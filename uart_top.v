==> flow/design.v <==
`timescale 1ns / 1ps
module baud_gen (
    input wire clk,
    input wire reset,
    output reg tick
);
    parameter CLK_FREQ = 50000000;   
    parameter BAUD_RATE = 9600;
    localparam COUNT_MAX = CLK_FREQ / BAUD_RATE;
    reg [31:0] count;
    always @(posedge clk or posedge reset) begin
        if (reset) begin
            count <= 0;
            tick <= 0;
        end else begin
            if (count >= COUNT_MAX) begin
                count <= 0;
                tick <= 1;
            end else begin
                count <= count + 1;
                tick <= 0;
            end
        end
    end
endmodule
module uart_rx (
    input wire clk,
    input wire reset,
    input wire rx,
    input wire baud_tick,
    output reg [7:0] data_out,
    output reg data_ready
);
reg [3:0] state;
reg [2:0] bit_index;
reg [7:0] rx_shift;
reg [3:0] sample_count;
localparam IDLE  = 0,
           START = 1,
           DATA  = 2,
           STOP  = 3;
always @(posedge clk or posedge reset) begin
    if (reset) begin
        state <= IDLE;
        bit_index <= 0;
        data_ready <= 0;
    end else if (baud_tick) begin
        case (state)
            IDLE: begin
                data_ready <= 0;
                if (~rx) state <= START;   
            end
            START: begin
                if (~rx) begin
                    state <= DATA;
                    bit_index <= 0;
                end else
                    state <= IDLE;
            end
            DATA: begin
                rx_shift[bit_index] <= rx;
                if (bit_index == 7)
                    state <= STOP;
                else
                    bit_index <= bit_index + 1;
            end
            STOP: begin
                if (rx) begin   
                    data_out <= rx_shift;
                    data_ready <= 1;
                end
                state <= IDLE;
            end
        endcase
    end
end
endmodule
module uart_top (
    input wire clk,
    input wire reset,
    input wire tx_start,
    input wire [7:0] tx_data,
    input wire rx,
    output wire tx,
    output wire [7:0] rx_data,
    output wire rx_ready,
    output wire tx_busy
);
wire baud_tick;
baud_gen bg (
    .clk(clk),
    .reset(reset),
    .tick(baud_tick)
);
uart_tx tx_mod (
    .clk(clk),
    .reset(reset),
    .tx_start(tx_start),
    .baud_tick(baud_tick),
    .data_in(tx_data),
    .tx(tx),
    .busy(tx_busy)
);
uart_rx rx_mod (
    .clk(clk),
    .reset(reset),
    .rx(rx),
    .baud_tick(baud_tick),
    .data_out(rx_data),
    .data_ready(rx_ready)
);
endmodule
module uart_tx (
    input wire clk,
    input wire reset,
    input wire tx_start,
    input wire baud_tick,
    input wire [7:0] data_in,
    output reg tx,
    output reg busy
);
reg [3:0] state;
reg [2:0] bit_index;
reg [7:0] tx_data;
localparam IDLE  = 0,
           START = 1,
           DATA  = 2,
           STOP  = 3;
always @(posedge clk or posedge reset) begin
    if (reset) begin
        state <= IDLE;
        tx <= 1;
        busy <= 0;
        bit_index <= 0;
    end else if (baud_tick) begin
        case (state)
            IDLE: begin
                tx <= 1;
                busy <= 0;
                if (tx_start) begin
                    tx_data <= data_in;
                    state <= START;
                    busy <= 1;
                end
            end
            START: begin
                tx <= 0;
                state <= DATA;
                bit_index <= 0;
            end
            DATA: begin
                tx <= tx_data[bit_index];
                if (bit_index == 7)
                    state <= STOP;
                else
                    bit_index <= bit_index + 1;
            end
            STOP: begin
                tx <= 1;
                state <= IDLE;
            end
        endcase
    end
end
endmodule
* Tool chain data of uart_top
Tool output for the design above, in the order of the flow.
Line numbers count from 1 in the design file above.
Operators: Yosys type, input widths -> output width; for muxes data width and select width s.
The mark n/a stands for no value.
- Design top :: uart_top
- Clock :: clk
- Library :: sky130hd
- Timing corner :: tt_025C_1v80

* Elaborated design
Source: Yosys, flattened and elaborated, memories not mapped. Widths are those after wreduce. Registers that Yosys merges into a memory's read port (data or address) are not register bits. Print and check cells do not count. Equal cells are merged and count once.
- Add/subtract/negate cells :: 4
- Magnitude comparators :: 1
- Equality and inequality tests :: 16
- Shift operators :: 3
- Muxes and demuxes :: 18
- Bitwise operators :: 4
- Reduce/logical cells :: 19
** Operator list (number)
- $add 32x1->32 const B :: 1
- $ge 32x13->1 const B :: 1
- $mux 32 :: 1
- $pmux 4 s4 :: 2
- $reduce_and 4->1 :: 5
- $eq 4x2->1 const B :: 4
- $mux 4 :: 4
- $ne 2x2->1 const B :: 6
- $pmux 3 s2 :: 2
- $reduce_and 3->1 :: 3
- $mux 3 :: 3
- $shift 1x4->8 :: 1
- $shift 1x4->8 const A :: 1
- $eq 4x1->1 const B :: 2
- $logic_not 4->1 :: 2
- $reduce_bool 4->1 :: 2
- $shiftx 8x3->1 :: 1
- $and 8x8->8 :: 1
- $or 8x8->8 :: 1
- $not 8->8 :: 1
- $reduce_bool 2->1 :: 3
- $add 3x1->3 const B :: 2
- $eq 3x3->1 const B :: 2
- $ne 2x1->1 const B :: 2
- $reduce_and 2->1 :: 2
- $neg 3->4 :: 1
- $reduce_bool 3->1 :: 1
- $pmux 1 s3 :: 1
Other operator kinds: 5; their cells: 7.
- Bits in registers :: 74
- Input port bits :: 12
- Output and inout port bits :: 11
- Elaborated cells :: 77

* Logic depth
Longest topological path by Yosys (ltp), each cell counted once; first at word level (registers and memories cut), then after technology mapping (sequential cells cut; the memories' decode and read muxes count).
- Depth in word-level cells :: 5
- ABC_AREA :: 0
- Mapped depth :: 6

* After synthesis
The flow's flattened synthesis, as Yosys stat reports it; memories are mapped. The netlist is that of the ABC_AREA named above (0 if unset); the other value can give another one.
** Cell types (number)
- sky130_fd_sc_hd__dfrtp_1 :: 47
- sky130_fd_sc_hd__edfxtp_1 :: 24
- sky130_fd_sc_hd__a22o_1 :: 13
- sky130_fd_sc_hd__nor2_1 :: 28
- sky130_fd_sc_hd__ha_1 :: 8
- sky130_fd_sc_hd__xnor2_1 :: 10
- sky130_fd_sc_hd__nand2_1 :: 23
- sky130_fd_sc_hd__dfstp_2 :: 3
- sky130_fd_sc_hd__mux2_2 :: 6
- sky130_fd_sc_hd__o21ai_0 :: 11
- sky130_fd_sc_hd__nand3_1 :: 9
- sky130_fd_sc_hd__inv_1 :: 10
- sky130_fd_sc_hd__nor4_1 :: 6
- sky130_fd_sc_hd__xor2_1 :: 3
- sky130_fd_sc_hd__nor3_1 :: 5
- sky130_fd_sc_hd__mux4_2 :: 1
- sky130_fd_sc_hd__o211ai_1 :: 3
- sky130_fd_sc_hd__a21oi_1 :: 4
Other cell types: 13; their cells: 21.
- Standard cells after synthesis :: 235
- Chip area (Yosys) :: 2969.1 um2
- Flip-flop cells :: 74
- Buffers :: 5
The figures by module come from a second, unflattened synthesis with its own total; it is not the netlist above.
- Cells (unflattened synthesis) :: 237
- Area total of the unflattened synthesis :: 3036.7 um2
Each row is one instance without its submodules.
** By module
- baud_gen :: times used 1, cells 97, area 1194.9 um2, seq. area 825.8 um2
- uart_rx :: times used 1, cells 84, area 1081.0 um2, seq. area 681.9 um2
- uart_tx :: times used 1, cells 56, area 760.7 um2, seq. area 467.9 um2
- uart_top :: times used 1, cells 0, area 0.0 um2, seq. area 0.0 um2

* Timing after synthesis
Path of least setup slack by OpenSTA after synthesis, without wires, with an ideal clock, recovery checks aside; 20% of the period is set as input and as output delay. Where synthesis merged equal registers, the netlist keeps one of their names.
- Path type :: input to register
- From :: in reset
- To :: reg rx_mod.rx_shift[0]
- Clock period :: 2310 ps
- Time at the first pin :: 462 ps
- Data arrival time :: 1968 ps
- Data required time :: 1977 ps
- Setup slack :: 9 ps
- Path delay :: 1839 ps
- Driving pins on the path :: 2
- Path buffers :: 0
- Period reached after synthesis :: 2301 ps
"path delay" = arrival - input delay + setup time.
"driving pins on the path": output pins that drive a net of the path, with the launching flip-flop's if there is one; two outputs of one cell count as two.
"period reached after synthesis" is the clock period less the worst setup slack; recovery checks do not enter. This is arithmetic on one report: input and output delays are still those of the set period (20% each).
Between the ends stands the longest chain of elaborated cells between them, by number of cells; it is not shown to be the way that was timed. Of several equally long chains one is given.
A line is the first line of the expression or statement that the cell stems from. Yosys adds cells for indexed reads and writes and turns some case tables into memories.
- Path through :: sky130_fd_sc_hd__inv_1 sky130_fd_sc_hd__and3_1
- Cells in the longest elaborated chain :: 2
- Elaborated cells on any way between the ends :: 2
** Ends and longest elaborated chain, post-synthesis
- start: declaration :: line 80 : input wire reset,
- $not 1->1
- $reduce_and 3->1
- end: assignment :: line 61 : rx_shift[bit_index] <= rx;
- end: declaration :: line 36 : reg [7:0] rx_shift;

* Timing after layout
Path of least setup slack in the final report of job 2 (OpenROAD, finished layout, wires in). Where an end is a register, its clock arrival counts in the times.
The path's times are printed in steps of 10 ps; the period is the one set.
- Path type :: register to register
- From :: reg rx_mod.bit_index[0]
- To :: reg rx_mod.rx_shift[2]
- Clock period :: 1990 ps
- Time at the first pin :: 320 ps
- Data arrival time :: 1960 ps
- Data required time :: 2070 ps
- Setup slack :: 120 ps
- Driving pins on the path :: 6
- Path buffers :: 0
Between the ends stands the longest chain of elaborated cells between them, by number of cells; it is not shown to be the way that was timed. Of several equally long chains one is given.
At most two assigning lines are given for a register; there are more.
- Path through :: sky130_fd_sc_hd__dfrtp_2 sky130_fd_sc_hd__inv_1 sky130_fd_sc_hd__ha_2 sky130_fd_sc_hd__o211ai_1 sky130_fd_sc_hd__nor2_1 sky130_fd_sc_hd__mux2_2
- Cells in the longest elaborated chain :: 5
- Elaborated cells on any way between the ends :: 6
** Ends and longest elaborated chain, after layout
- start: declaration :: line 35 : reg [2:0] bit_index;
- start: assignment :: line 45 : bit_index <= 0;
- start: assignment :: line 65 : bit_index <= bit_index + 1;
- $neg 3->4 :: line 61 : rx_shift[bit_index] <= rx;
- $shift 1x4->8 :: line 61
- $not 8->8 :: line 61
- $and 8x8->8 :: line 61
- $or 8x8->8 :: line 61
- end: assignment :: line 61
- end: declaration :: line 36 : reg [7:0] rx_shift;

Top module uart_top; platform sky130hd; tools Yosys and OpenROAD; 2 stored runs in no particular order. Input and output delays are each 20% of the period that was set; the output load is 0.01 pF.
"period achieved" = clock period - worst setup slack. The figure is calculated, with input and output delays left at 20% of the set period.
"worst setup path time" is the time allowed to the run's worst setup path (the clock period less input and output delay, where it has them) less its slack. Clock arrival times count: a late capture clock shortens it, a late launch clock lengthens it.
"worst setup path time" is known to 10 ps.

** Job 1
- Settings :: period_ns=3.47; CORE_UTILIZATION=72; PLACE_DENSITY_LB_ADDON=0.1; CELL_PAD_IN_SITES_GLOBAL_PLACEMENT=1; CELL_PAD_IN_SITES_DETAIL_PLACEMENT=1; TNS_END_PERCENT=55; CTS_CLUSTER_SIZE=65; MIN_ROUTING_LAYER=met2; MAX_ROUTING_LAYER=met5; CAP_MARGIN=20; CORE_MARGIN=2; SLEW_MARGIN=20
- Outcome :: stopped before the end: placement reported FLW-0024

** Job 2
- Settings :: period_ns=1.99; CORE_UTILIZATION=26; PLACE_DENSITY_LB_ADDON=0.19; CORE_ASPECT_RATIO=0.74; CELL_PAD_IN_SITES_GLOBAL_PLACEMENT=3; CELL_PAD_IN_SITES_DETAIL_PLACEMENT=2; GPL_TIMING_DRIVEN=0; MIN_ROUTING_LAYER=met1; CAP_MARGIN=20; CORE_MARGIN=2; SLEW_MARGIN=20
- Synthesis area :: 2969.1 um2
- Summed negative setup slack :: 0 ps
- Setup slack of the worst path :: 118 ps
- Worst setup path time :: 1870 ps
- Type of the worst setup path :: register to register
- Period achieved :: 1872 ps
- Standard-cell area after layout :: 3787.4 um2
- Die footprint :: 12300.0 um2
